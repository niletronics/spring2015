==> flow/design.v <==
module NbitAdder(A,B,Cin,S,Cout);
parameter width = 8;
localparam base = width/4;
input [width-1:0] A,B;
input Cin;
output [width-1:0]S;
output Cout;
wire [base:0]C;
genvar i;
assign C[0] = Cin;
generate 
for (i=1;i<=base;i++) begin
leafadder #(.NoBitsLeaf(4)) l1(.A(A[(4*i-1):(4*i-4)]), .B(B[(4*i-1):(4*i-4)]), .Cin(C[i-1]), .S(S[(4*i-1):(4*i-4)]), .Cout(C[i]));
end
endgenerate
assign Cout = C[base];
endmodule 
module leafadder(A,B,Cin,S,Cout);
parameter NoBitsLeaf = 4;
input [NoBitsLeaf-1:0] A, B;
input Cin;
output [NoBitsLeaf-1:0] S;
output Cout;
wire [NoBitsLeaf-1:0] G,P;
wire [3:0]C;
assign G = A & B;
assign P = A | B;
assign C[0] = Cin;
assign C[1] = G[0] || (P[0] && Cin);
assign C[2] = G[1] || (P[1] && G[0]) || (P[1] && P[0] && Cin);
assign C[3] = G[2] || (P[2] && G[1]) || (P[2] && P[1] && G[0]) || (P[2] && P[1] && P[0] && Cin);
assign #5 Cout = G[3] || (P[3] && G[2]) || (P[3] && P[2] && G[1]) || (P[3] && P[2] && P[1] && G[0]) || (P[3] && P[2] && P[1] && P[0] && Cin);
assign #5 S = A^B^C;
endmodule
module stagerred_add(A,B,Cin,S,Cout,clk);
parameter WIDTH = 16;
parameter PW = WIDTH/2;
input [WIDTH-1:0] A,B; 		 
input clk,Cin;
output reg [WIDTH-1:0] S;		 
output reg Cout;
wire [PW-1:0] net_LSB_result;
wire [PW-1:0] net_MSB_result;
wire net_LSB_Carry;
wire net_MSB_Carry;
reg [PW-1:0] DF_EX1_LSB_A;
reg [PW-1:0] DF_EX1_MSB_A;
reg [PW-1:0] DF_EX1_LSB_B;
reg [PW-1:0] DF_EX1_MSB_B;
reg DF_EX1_Cin;
reg [PW-1:0] EX1_EX2_LSB_result;
reg [PW-1:0] EX1_EX2_MSB_A;
reg [PW-1:0] EX1_EX2_MSB_B;
reg EX1_EX2_LSB_Carry;
reg [PW-1:0] EX2_WB_LSB_result;
reg [PW-1:0] EX2_WB_MSB_result;
reg EX2_WB_MSB_Carry;
generate 
if(PW==8) begin
NbitAdder EX1_8(.A(DF_EX1_LSB_A),.B(DF_EX1_LSB_B),.Cin(DF_EX1_Cin),.S(net_LSB_result),.Cout(net_LSB_Carry));
NbitAdder EX2_8(.A(EX1_EX2_MSB_A),.B(EX1_EX2_MSB_B),.Cin(EX1_EX2_LSB_Carry),.S(net_MSB_result),.Cout(net_MSB_Carry));
end
else if(PW==4) begin
leafadder EX1_4(.A(DF_EX1_LSB_A),.B(DF_EX1_LSB_B),.Cin(DF_EX1_Cin),.S(net_LSB_result),.Cout(net_LSB_Carry)); 
leafadder EX2_4(.A(EX1_EX2_MSB_A),.B(EX1_EX2_MSB_B),.Cin(EX1_EX2_LSB_Carry),.S(net_MSB_result),.Cout(net_MSB_Carry)); 
end
endgenerate
always@(posedge clk) begin
	DF_EX1_LSB_A 		<= A[PW-1:0];							 
	DF_EX1_MSB_A 		<= A[WIDTH-1:PW];                          
	DF_EX1_LSB_B 		<= B[PW-1:0];                           
	DF_EX1_MSB_B 		<= B[WIDTH-1:PW];                          
	DF_EX1_Cin	 		<= Cin;								 
	EX1_EX2_MSB_A 		<= DF_EX1_MSB_A;
	EX1_EX2_MSB_B 		<= DF_EX1_MSB_B;
	EX1_EX2_LSB_result	<= net_LSB_result;
	EX1_EX2_LSB_Carry	<= net_LSB_Carry;
	EX2_WB_LSB_result 	<= EX1_EX2_LSB_result;
	EX2_WB_MSB_result	<= net_MSB_result;
	EX2_WB_MSB_Carry	<= net_MSB_Carry;
	S[WIDTH-1:0] 		<= {EX2_WB_MSB_result,EX2_WB_LSB_result};
	Cout		 		<= EX2_WB_MSB_Carry;
end
endmodule
# == Reports on stagerred_add ==
# What the tools print for stagerred_add, step after step.
# Lines are those of the file above, counted from 1.
# Library cell names are shortened.
# Not given: n/a
# inputs
design,stagerred_add
clock_port,clk
lib,sky130hd
corner,tt_025C_1v80

# == Elaborated design ==
# Counts by Yosys on the flattened word-level netlist (proc, flatten, opt, wreduce; memories kept). Register bits leave out memories and registers merged into their read ports (data or address); mux counts leave out enables and synchronous resets folded into registers. Print and check cells are left out. Cells with the same type and inputs are merged into one.
# op_classes
bitwise,16
reduce_logical,104
# ops
operator,count
1-bit logical AND,64
1-bit logical OR,40
4-bit XOR,8
4-bit AND,4
4-bit bitwise OR,4
# word_totals
reg_bits,92
input_bits,34
output_inout_bits,17

# == Longest topological paths ==
# Yosys ltp: most cells in a row. Word level: on the elaborated netlist, between registers, memories and ports. Mapped: between sequential cells and ports; inverters and the memories' decode and read muxes count.
# logic_depth
depth_word,9
abc_area,0
ltp_mapped,8
mapped_depth_nobuf,8

# == After synthesis ==
# Yosys stat after the flow's synthesis: flattened, memories mapped to cells. It holds for the ABC_AREA given above (unset counts as 0); a run with the other value may have another netlist.
# The area totals of this step are shown rounded.
# synth_totals
mapped_cells,212
mapped_area_um2,2820
seqArea_um2,1840
ff_cells,92
n_buf,0
# types
type,count,type_area_um2
dfxtp_1,92,1.84E+03
ha_1,32,400.384
inv_1,43,161.405
fa_1,4,80.077
xnor2_1,8,70.067
xor2_1,4,35.034
o41ai_2,2,32.531
o21bai_1,4,30.029
o31ai_2,2,25.024
a21oi_1,4,20.019
o21ba_2,2,20.019
a211o_1,2,17.517
a21oi_2,2,17.517
o31a_1,2,17.517
nand2b_1,2,12.512
o22ai_1,2,12.512
or2_2,2,12.512
nor3b_1,1,7.507
# Other cell types: 2; their cells: 2.
# The figures by module come from a second, unflattened synthesis with its own total; it is not the netlist above.
# unflattened
hier_cells,244
area_unflattened_um2,2950
# Rows give one instance, submodules left out.
# modules
module,instances,n_cells,area_um2,mod_seq_area_um2
stagerred_add,1,92,1840,1840
leafadder #(NoBitsLeaf=4),4,38,277,0.0
NbitAdder,2,0,0.0,0.0

# == Timing after synthesis ==
# Source: OpenSTA report_checks on the synthesized netlist (no wires, ideal clock, input and output delay 20% of the period each), path of least setup slack; recovery checks are left aside. Register names are those of the netlist, which keeps one name where synthesis merged equal registers.
# synth_path
path_kind,flip-flop to flip-flop
start,register DF_EX1_LSB_A[0]
end,register EX1_EX2_LSB_result[5]
period_ps,2830
t_arrival_ps,1654
setup_slack_ps,1059
delay_ps,1771
driving_pins,9
path_buffers,0
synth_period_reached_ps,1771
# "delay_ps" = arrival - input delay + setup time.
# "driving_pins" counts driving pins, that of a launching flip-flop among them; a cell with two outputs on the path counts twice.
# "synth_period_reached_ps" is the clock period less the worst setup slack; recovery checks do not enter. This is arithmetic on one report: input and output delays are still those of the set period (20% each).
# Between the ends stands the longest chain of elaborated cells between them, by number of cells; it is not shown to be the way that was timed. Of several equally long chains one is given.
# Each line given opens the expression or statement behind the cell; cells for indexed reads and writes are added by Yosys, which also makes memories of some case tables.
# synth_between
cell_sequence,dfxtp_1 -> inv_1 -> ha_1 -> inv_1 -> a21oi_1 -> o41ai_2 -> or2_2 -> fa_1 -> xor2_1
elab_chain_cells,7
# synth_rtl
element,line_no,rtl
from (decl),46,reg [PW-1:0] DF_EX1_LSB_A;
from (assign),69,DF_EX1_LSB_A <= A[PW-1:0];
4-bit AND,26,assign G = A & B;
1-bit logical AND,32,assign #5 Cout = G[3] || (P[3] && G[2]) || (P[3] && P[2] && G[1]) || (P[3] && P[2] && P[1] && G[0]) || (P[3] & ...
1-bit logical OR x2,32,
1-bit logical AND,29,assign C[1] = G[0] || (P[0] && Cin);
1-bit logical OR,29,
4-bit XOR,33,assign #5 S = A^B^C;
to (assign),76,EX1_EX2_LSB_result <= net_LSB_result;
to (decl),51,reg [PW-1:0] EX1_EX2_LSB_result;

# == Worst path after layout ==
# From the final timing report of entry A: the path of least setup slack in the routed layout; clock arrival at registers is part of the times.
# The report prints the path's times to 10 ps; the period is as set.
# layout_path
path_kind,flip-flop to flip-flop
start,register DF_EX1_LSB_B[1]
end,register EX1_EX2_LSB_result[5]
period_ps,1370
t_arrival_ps,2020
setup_slack_ps,-410
driving_pins,8
path_buffers,0
# Between the ends stands the longest chain of elaborated cells between them, by number of cells; it is not shown to be the way that was timed. Of several equally long chains one is given.
# layout_between
cell_sequence,dfxtp_2 -> ha_4 -> nor3b_4 -> a21oi_4 -> o41ai_4 -> or2_4 -> fa_2 -> xor2_1
elab_chain_cells,8
# layout_rtl
element,line_no,rtl
from (decl),48,reg [PW-1:0] DF_EX1_LSB_B;
from (assign),71,DF_EX1_LSB_B <= B[PW-1:0];
4-bit AND,26,assign G = A & B;
1-bit logical AND,32,assign #5 Cout = G[3] || (P[3] && G[2]) || (P[3] && P[2] && G[1]) || (P[3] && P[2] && P[1] && G[0]) || (P[3] & ...
1-bit logical OR x3,32,
1-bit logical AND,29,assign C[1] = G[0] || (P[0] && Cin);
1-bit logical OR,29,
4-bit XOR,33,assign #5 S = A^B^C;
to (assign),76,EX1_EX2_LSB_result <= net_LSB_result;
to (decl),51,reg [PW-1:0] EX1_EX2_LSB_result;

--- measured runs ---
Top module stagerred_add; platform sky130hd; tools Yosys and OpenROAD; 2 stored runs in no particular order. Input and output delays are each 20% of the period that was set; the output load is 0.01 pF.
"timing.achieved_period_ps" = clock period - worst setup slack. The figure is calculated, with input and output delays left at 20% of the set period.
"critical_path_time_ps" means the part of the period allowed to the worst setup path (the constraints hold back 20% at inputs and 20% at outputs) less its slack; where the path has registers, the arrival times of their clocks count too.
"total_power_mw": no workload was simulated; the value follows from the tool's default switching activity.
"critical_path_time_ps" is known to 10 ps.
The measured numbers are rounded.

Entry A, flow files:
==> flow/run.sh <==
#!/bin/bash
# the make line also repeats the synthesis and layout settings of config.mk as NAME=value (left out here)
make -C /OpenROAD-flow-scripts/flow DESIGN_CONFIG=/design/flow/config.mk WORK_HOME=/design/flow/orfs CLKGATE_MAP_FILE= finish
==> flow/config.mk <==
export PLATFORM = sky130hd
export DESIGN_NAME = stagerred_add
export DESIGN_NICKNAME = stagerred_add
export VERILOG_FILES = /design/flow/design.v
export SDC_FILE = /design/flow/constraint.sdc
export NUM_CORES = 4
export LEC_CHECK = 0
export ABC_AREA = 0
export CAP_MARGIN = 25
export CELL_PAD_IN_SITES_DETAIL_PLACEMENT = 1
export CORE_MARGIN = 3
export CORE_UTILIZATION = 45
export GPL_ROUTABILITY_DRIVEN = 1
export MAX_ROUTING_LAYER = met5
export MIN_ROUTING_LAYER = met1
export SETUP_SLACK_MARGIN = 0.4
export SLEW_MARGIN = 20
==> flow/constraint.sdc <==
create_clock -name core_clock -period 1.37 [get_ports {clk}]
set_input_delay 0.2740 -clock core_clock [delete_from_list [all_inputs] [get_ports {clk}]]
set_output_delay 0.2740 -clock core_clock [all_outputs]
set_load 0.01 [all_outputs]

==> results of entry A, as CSV <==
result,value
finish.utilization_frac,0.699
worstSetupSlack_ps,-410
synthesis_area_um2,2820
setup_tns_ps,-3090
total_power_mw,5.92
timing.achieved_period_ps,1780
critical_path_time_ps,1780
critical_path_kind,"flip-flop to flip-flop"
die_footprint_um2,7260

Entry B, flow files:
==> flow/run.sh <==
#!/bin/bash
# the make line also repeats the synthesis and layout settings of config.mk as NAME=value (left out here)
make -C /OpenROAD-flow-scripts/flow DESIGN_CONFIG=/design/flow/config.mk WORK_HOME=/design/flow/orfs CLKGATE_MAP_FILE= finish
==> flow/config.mk <==
export PLATFORM = sky130hd
export DESIGN_NAME = stagerred_add
export DESIGN_NICKNAME = stagerred_add
export VERILOG_FILES = /design/flow/design.v
export SDC_FILE = /design/flow/constraint.sdc
export NUM_CORES = 4
export LEC_CHECK = 0
export CAP_MARGIN = 20
export CORE_MARGIN = 2
export CORE_UTILIZATION = 40
export SLEW_MARGIN = 20
==> flow/constraint.sdc <==
create_clock -name core_clock -period 3.88 [get_ports {clk}]
set_input_delay 0.7760 -clock core_clock [delete_from_list [all_inputs] [get_ports {clk}]]
set_output_delay 0.7760 -clock core_clock [all_outputs]
set_load 0.01 [all_outputs]

==> results of entry B, as CSV <==
result,value
finish.utilization_frac,0.532
worstSetupSlack_ps,1900
synthesis_area_um2,2820
setup_tns_ps,0
total_power_mw,1.93
timing.achieved_period_ps,1977
critical_path_time_ps,1200
critical_path_kind,"flip-flop to output port"
die_footprint_um2,7750
--- end ---
